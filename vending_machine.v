==> flow/design.v <==
module vending_machine_20(in,clk,rst,out,change);
  input [1:0]in;  
  input clk,rst;
  output reg [1:0]change; 
  output reg out;
  parameter s0=2'b00;  
  parameter s1=2'b01;  
  parameter s2=2'b10; 
  parameter s3=2'b11;
  reg [1:0] c_state,n_state;
  always @(posedge clk)
    begin
      if(rst==1)
        begin
          c_state=0;
          n_state=0;
          change=2'b00;
        end
      else
        c_state=n_state;
      case(c_state)
        s0:         
          if(in==0)
            begin
              n_state=s0;
              out=0;
              change=2'b00;
            end
        else if(in==2'b01)
          begin
            n_state=s1;
            out=0;
            change=3'b000;
          end
        else if(in==2'b10)
          begin
            n_state=s2;
            out=0;
            change=2'b00;
          end
        else if(in==2'b11)
          begin
            n_state=s3;
            out=0;
            change=2'b00;
          end
        s1:   
          if(in==0)
            begin
              n_state=s0;
              out=0;
              change=2'b01;  
            end
        else if(in==2'b01)
          begin
            n_state=s2;
            out=0;
            change=2'b00;
          end
        else if(in==2'b10)
          begin
            n_state=s3;
            out=0;
            change=2'b00;
          end
        else if(in==2'b11)
          begin
            n_state=s0;
            out=1;   
            change=2'b00;
          end
        s2:      
          if(in==0)
            begin
              n_state=s0;
              out=0;
              change=2'b10;   
			end
        else if(in==2'b01)
          begin
            n_state=s3;
            out=0;
            change=2'b00;
          end
        else if(in==2'b10)
          begin
            n_state=s0;
            out=1;	 
            change=2'b00;
          end
        else if(in==2'b11)
          begin
            n_state=s0;
            out=1;	 
            change=2'b01; 
          end
          s3:   
             if(in==0)
            begin
              n_state=s0;
              out=0;
              change=2'b11;   
            end
        else if(in==2'b01)
          begin
            n_state=s0;
            out=1;	 
            change=2'b00;
          end
        else if(in==2'b10)
          begin
            n_state=s0;
            out=1;  
            change=2'b01; 
          end
        else if(in==2'b11)
          begin
            n_state=s0;
            out=1;  
            change=2'b10; 
          end
        endcase
    end
 endmodule
==> Reports on vending_machine_20 <==
The steps from the RTL of vending_machine_20 to its reports follow in flow order.
Line numbers count from 1 in the design file above.
Operators carry their Yosys type and port widths (W data, S select, Z words).
{ "inputs": {"design": "vending_machine_20", "clock": "clk", "library": "sky130hd", "lib_corner": "tt_025C_1v80"} }

==> After elaboration <==
Source: Yosys, flattened and elaborated, memories not mapped. Widths are those after wreduce. Registers that Yosys merges into a memory's read port (data or address) are not register bits. Print and check cells do not count. Equal cells are merged and count once.
{ "word_totals": {"ff_bits": 5, "wordCells": 56, "inputBits": 4} }
{ "op_classes": {"n_eq": 7, "mux": 44, "reduce_and_logical": 2} }
{ "op_table": {"columns": ["operator", "n"], "rows": [
  ["$mux W2", 28],
  ["$pmux W2 S4", 2],
  ["$mux W1", 13],
  ["$eq A2 B2 Y1 const B", 4],
  ["$ne A5 B5 Y1 const B", 1],
  ["$eq A2 B1 Y1 const B", 2],
  ["$logic_not A2 Y1", 2],
  ["$pmux W1 S4", 1]
]} }

==> Depth <==
Depth = most cells in a row (Yosys ltp): at word level without a register or memory, in the mapped netlist without a sequential cell, where the memories' decode and read muxes count.
{ "logic_depth": {"ltp_word": 6, "abc_area": 0, "ltp_mapped": 6, "mapped_depth_nobuf": 6} }

==> After synthesis <==
The flow's flattened synthesis, as Yosys stat reports it; memories are mapped. The netlist is that of the ABC_AREA named above (0 if unset); the other value can give another one.
{ "by_type": {"columns": ["cell_type", "n", "type_area_um2"], "rows": [
  ["sky130_fd_sc_hd__dfxtp_1", 7, 140.134],
  ["sky130_fd_sc_hd__ha_1", 8, 100.096],
  ["sky130_fd_sc_hd__nand2_1", 10, 37.536],
  ["sky130_fd_sc_hd__edfxtp_1", 1, 30.029],
  ["sky130_fd_sc_hd__a31oi_4", 1, 21.27],
  ["sky130_fd_sc_hd__a21oi_1", 3, 15.014],
  ["sky130_fd_sc_hd__inv_1", 4, 15.014],
  ["sky130_fd_sc_hd__nor2b_1", 2, 12.512],
  ["sky130_fd_sc_hd__nor2_1", 3, 11.261],
  ["sky130_fd_sc_hd__mux2i_1", 1, 10.01],
  ["sky130_fd_sc_hd__nand3_1", 2, 10.01],
  ["sky130_fd_sc_hd__nor3_2", 1, 10.01],
  ["sky130_fd_sc_hd__a22o_1", 1, 8.758],
  ["sky130_fd_sc_hd__a32oi_1", 1, 8.758],
  ["sky130_fd_sc_hd__o311ai_0", 1, 8.758],
  ["sky130_fd_sc_hd__or2b_2", 1, 8.758],
  ["sky130_fd_sc_hd__a22oi_1", 1, 7.507],
  ["sky130_fd_sc_hd__and2b_1", 1, 7.507]
]} }
Other cell types: 7; their cells: 7.
{ "synth_totals": {"ffs": 8, "mapped_cells": 56, "seqArea_um2": 170.2, "yosys_area_um2": 510.5} }

==> Timing after synthesis <==
Source: OpenSTA report_checks on the synthesized netlist (no wires, ideal clock, input and output delay 20% of the period each), path of least setup slack; recovery checks are left aside. Register names are those of the netlist, which keeps one name where synthesis merged equal registers.
{ "synth_path": {"path_kind": "input port to flip-flop", "from": "in in[0]", "to": "reg (name not given)", "path_stages": 6, "slack_ns": 0.396, "period_ns": 1.89, "in_delay_ns": 0.378, "setup_ns": 0.063, "launch_ns": 0.378, "delay_ns": 1.116, "t_arrival_ns": 1.431, "synth_period_reached_ns": 1.494} }
"delay_ns" is the arrival time less input delay plus setup time.
"path_stages" counts driving pins, that of a launching flip-flop among them; a cell with two outputs on the path counts twice.
"synth_period_reached_ns" = period - worst setup slack (recovery checks aside). The figure is calculated, with input and output delays left at 20% of the set period.
{ "synth_via": {"cell_sequence": "sky130_fd_sc_hd__inv_1 > sky130_fd_sc_hd__ha_1 > sky130_fd_sc_hd__nor4_1 > sky130_fd_sc_hd__a32oi_1 > sky130_fd_sc_hd__nand2_1 > sky130_fd_sc_hd__nand3b_1"} }
{ "synth_lines": {"columns": ["item", "line_no", "rtl"], "rows": [
  ["start: declaration", 2, "input [1:0]in;"]
]} }
Chain of elaborated cells between the ends: none given.

==> Worst path after layout <==
From the final timing report of job 2: the path of least setup slack in the routed layout; clock arrival at registers is part of the times.
{ "layout_path": {"path_kind": "input port to flip-flop", "from": "in in[0]", "to": "reg change[1]", "launch_ns": 0.57, "setup_ns": 0.07, "t_arrival_ns": 2.38, "slack_ns": 0.66, "path_stages": 7, "in_delay_ns": 0.57, "period_ns": 2.87} }
The rows between start and end are the longest chain of elaborated cells between them; the timing report does not say that the signal goes this way. Where chains are equally long, one stands for them.
Each line given opens the expression or statement behind the cell; cells for indexed reads and writes are added by Yosys, which also makes memories of some case tables.
At most two assigning lines are given for a register; there are more.
{ "layout_via": {"cell_sequence": "sky130_fd_sc_hd__clkdlybuf4s50_1 > sky130_fd_sc_hd__inv_1 > sky130_fd_sc_hd__ha_1 > sky130_fd_sc_hd__nor3_2 > sky130_fd_sc_hd__nor3b_1 > sky130_fd_sc_hd__nand2_1 > sky130_fd_sc_hd__o22ai_1", "elab_chain_len": 6, "cone_cells": 18, "cone_classes": "eq/ne: 3; mux: 14; reduce/logical: 1"} }
{ "layout_lines": {"columns": ["item", "line_no", "rtl"], "rows": [
  ["start: declaration", 2, "input [1:0]in;"],
  ["$eq A2 B2 Y1", 116, "else if(in==2'b11)"],
  ["$mux W2", 116, null],
  ["$mux W2", 110, "else if(in==2'b10)"],
  ["$mux W2", 104, "else if(in==2'b01)"],
  ["$mux W2", 98, "if(in==0)"],
  ["$pmux W2 S4", 21, "case(c_state)"],
  ["end: assignment", 17, "change=2'b00;"],
  ["end: assignment", 27, "change=2'b00;"],
  ["end: declaration", 4, "output reg [1:0]change;"]
]} }

Module vending_machine_20, platform sky130hd: 2 stored runs of the flow (Yosys, OpenROAD) with differing settings, in no particular order. Input and output delays are each 20% of the period that was set; the output load is 0.01 pF.
"worst setup path time (ns)" = time allowed to the worst setup path (clock period - input delay - output delay, where it has them) - its slack; a late launch clock adds to it, a late capture clock takes from it.

settings of job 1
{
  "period_ns": 1.41,
  "CORE_UTILIZATION": 62,
  "SETUP_SLACK_MARGIN": 0.07,
  "PLACE_DENSITY_LB_ADDON": 0.17,
  "CORE_ASPECT_RATIO": 0.67,
  "CORE_MARGIN": 10,
  "GPL_TIMING_DRIVEN": 1,
  "GPL_ROUTABILITY_DRIVEN": 1,
  "CTS_CLUSTER_DIAMETER": 153,
  "CAP_MARGIN": 30,
  "SLEW_MARGIN": 20
}
report of job 1: did not finish, floorplan, PDN-0185

settings of job 2
{
  "period_ns": 2.87,
  "CORE_UTILIZATION": 17,
  "PLACE_DENSITY_LB_ADDON": 0.06,
  "CORE_ASPECT_RATIO": 1.59,
  "TNS_END_PERCENT": 40,
  "ABC_AREA": 0,
  "CTS_CLUSTER_SIZE": 11,
  "CAP_MARGIN": 5,
  "CORE_MARGIN": 2,
  "SLEW_MARGIN": 20
}
report of job 2
yosys chip area after synthesis (um^2): 510.5
finish__design__die__area: 3469.3
finish__design__instance__area__stdcell: 673.1
finish__timing__setup__ws: 0.656
finish__timing__setup__tns: 0.000
finish__timing__hold__ws: 0.441
worst setup path time (ns): 1.64
worst setup path kind: input port to flip-flop
